==> flow/design.v <==
module sobel_matrix_conv #(
    parameter data_size = 24,
    parameter conv_out_data_size = 29
) (
    input clk,
    input valid_data,
    input [data_size-1 : 0] in_p1a,
    input [data_size-1 : 0] in_p2,
    input [data_size-1 : 0] in_p1b,
    input [data_size-1 : 0] in_m1a,
    input [data_size-1 : 0] in_m2,
    input [data_size-1 : 0] in_m1b,
    output reg conv_ready,
    output reg [conv_out_data_size-1 : 0] data_out
);
  reg signed [conv_out_data_size-1:0] sum; 
  always @(posedge clk) begin
    conv_ready <= 0;
    if (valid_data) begin 
      sum = in_p1a + (in_p2 << 1) + in_p1b - in_m1a - (in_m2 << 1) - in_m1b;
      data_out <= sum;
      conv_ready <= 1;
    end else begin 
      data_out <= 0;
    end
  end
endmodule
# Tool chain data of sobel_matrix_conv
# Tool output for the design above, in the order of the flow.
# Lines are those of the file above, counted from 1.
# Library cell names are shortened.
# Not given: -
[setup]
design = "sobel_matrix_conv"
clock_port = "clk"
lib = "sky130hd"
corner = "tt_025C_1v80"

# Word level
# Yosys after proc, flatten, opt, wreduce and memory -nomap, before mapping. Enables and synchronous resets that opt folds into registers are not counted as muxes. Memory bits, and registers merged into a memory's read port (data or address), are not among the register bits. Print and check cells are not counted. Equal cells are merged and count once.
[word_totals]
regBits = 30
latchBits = 0
mem_bits_rw = 0
mem_bits_ro = 0
clocked_rd_ports_x_width = 0
n_memories = 0
input_bits = 146
out_inout_bits = 30
word_cells = 8
[op_classes]
n_addsub = 5
multipliers = 0
div_mod_pow = 0
cmp = 0
eq_ne = 0
shift = 0
muxes = 1
n_logic = 0
reduce_logical = 0
[ops]
columns = ["cell", "n"]
rows = [
  ["subtractor 28 x 26 -> 29 bit", 1],
  ["subtractor 29 x 24 -> 29 bit", 1],
  ["subtractor 27 x 24 -> 28 bit", 1],
  ["adder 26 x 24 -> 27 bit", 1],
  ["adder 24 x 25 -> 26 bit", 1],
  ["2-to-1 mux 1 bit", 1],
]

# Depth
# Longest topological path by Yosys (ltp), each cell counted once; first at word level (registers and memories cut), then after technology mapping (sequential cells cut; the memories' decode and read muxes count).
[depth]
ltp_word = 5
abc_area = 0
depth_mapped = 28
ltp_nobuf = 28

# Synthesis result
# Yosys stat after the flow's synthesis: flattened, memories mapped to cells. It holds for the ABC_AREA given above (unset counts as 0); a run with the other value may have another netlist.
[mapped]
stdcells = 626
yosys_area_um2 = 5156.2
seq_area_um2 = 600.6
ffs = 30
n_buf = 2
[types]
columns = ["type", "n", "area_total_um2"]
rows = [
  ["fa_1", 70, 1.4E+03],
  ["ha_1", 56, 700.672],
  ["inv_1", 186, 698.17],
  ["dfxtp_1", 30, 600.576],
  ["a21oi_1", 43, 215.206],
  ["xnor2_1", 24, 210.202],
  ["nor2_1", 44, 165.158],
  ["a21o_1", 19, 142.637],
  ["xor2_1", 16, 140.134],
  ["o21ai_0", 14, 70.067],
  ["nand2_1", 18, 67.565],
  ["a211oi_1", 8, 60.058],
  ["nand3_1", 10, 50.048],
  ["nor3_1", 9, 45.043],
  ["o21a_1", 6, 45.043],
  ["o21bai_1", 6, 45.043],
  ["and2_1", 6, 37.536],
  ["o21ai_1", 7, 35.034],
]
# Other cell types: 31; their cells: 54.

# Timing after synthesis
# Source: OpenSTA report_checks on the synthesized netlist (no wires, ideal clock, input and output delay 20% of the period each), path of least setup slack; recovery checks are left aside. Register names are those of the netlist, which keeps one name where synthesis merged equal registers.
[synth_path]
path_kind = "in2reg"
from = "input port in_p1a[2]"
to = "register data_out[27]"
clock_period_ns = 9.84
input_delay_ns = 1.968
setup_ns = 0.135
t_first_pin_ns = 1.968
arrival_ns = 7.177
required_ns = 9.705
slack_ns = 2.528
path_delay_ns = 5.344
path_stages = 24
n_path_buf = 0
synth_period_reached_ns = 7.312
# "path_delay_ns" = arrival - input delay + setup time.
# "path_stages" counts driving pins, that of a launching flip-flop among them; a cell with two outputs on the path counts twice.
# "synth_period_reached_ns" = period - worst setup slack (recovery checks aside). The figure is calculated, with input and output delays left at 20% of the set period.
# Between the ends stands the longest chain of elaborated cells between them, by number of cells; it is not shown to be the way that was timed. Of several equally long chains one is given.
# Each line given opens the expression or statement behind the cell; cells for indexed reads and writes are added by Yosys, which also makes memories of some case tables.
[synth_via]
cell_sequence = "fa_1 > inv_1 > fa_1 > inv_1 > ha_1 > a21oi_1 > nor2_1 > o21ai_0 > nand4b_1 > or2_2 > a31o_2 > a21oi_1 > xnor2_1 > fa_1 > ha_1 > a21oi_1 > o21ai_1 > a21oi_1 > o21ai_0 > a21o_1 > a211oi_1 > o21ai_1 > o311ai_0 > o41ai_1"
elab_chain_cells = 5
cone_cells = 5
lines_between = 1
cone_classes = "5 x add/sub"
[synth_rtl]
columns = ["element", "line_no", "text"]
rows = [
  ["from (decl)", 7, "input [data_size-1 : 0] in_p1a,"],
  ["adder 24 x 25 -> 26 bit", 20, "sum = in_p1a + (in_p2 << 1) + in_p1b - in_m1a - (in_m2 << 1) - in_m1b;"],
  ["adder 26 x 24 -> 27 bit", 20, ""],
  ["subtractor 27 x 24 -> 28 bit", 20, ""],
  ["subtractor 28 x 26 -> 29 bit", 20, ""],
  ["subtractor 29 x 24 -> 29 bit", 20, ""],
  ["to (assign)", 21, "data_out <= sum;"],
  ["to (assign)", 24, "data_out <= 0;"],
  ["to (decl)", 14, "output reg [conv_out_data_size-1 : 0] data_out"],
]

# sobel_matrix_conv: 2 stored runs of the Yosys and OpenROAD flow on sky130hd. The settings differ; the order carries no meaning. The constraints put input and output delay at 20% of the set period each and load the outputs with 0.01 pF.

[[run]]
name = "run 1"
[run.settings]
period_ns = 6.52
CORE_UTILIZATION = 58
SETUP_SLACK_MARGIN = 0.13
PLACE_DENSITY_LB_ADDON = 0.2
CTS_CLUSTER_DIAMETER = 23
MAX_ROUTING_LAYER = "met4"
CAP_MARGIN = 20
CORE_MARGIN = 2
SLEW_MARGIN = 20
[run.results]
outcome = "stopped before the end: routing reported DPL-0038"

[[run]]
name = "run 2"
[run.settings]
period_ns = 5.83
CORE_UTILIZATION = 61
SETUP_SLACK_MARGIN = 1.34
CORE_ASPECT_RATIO = 1.7
CORE_MARGIN = 8
CELL_PAD_IN_SITES_GLOBAL_PLACEMENT = 2
CELL_PAD_IN_SITES_DETAIL_PLACEMENT = 1
ABC_AREA = 0
CTS_CLUSTER_SIZE = 95
CTS_CLUSTER_DIAMETER = 319
SLEW_MARGIN = 10
MAX_ROUTING_LAYER = "met4"
CAP_MARGIN = 20
[run.results]
outcome = "stopped before the end: placement reported GPL-0301"
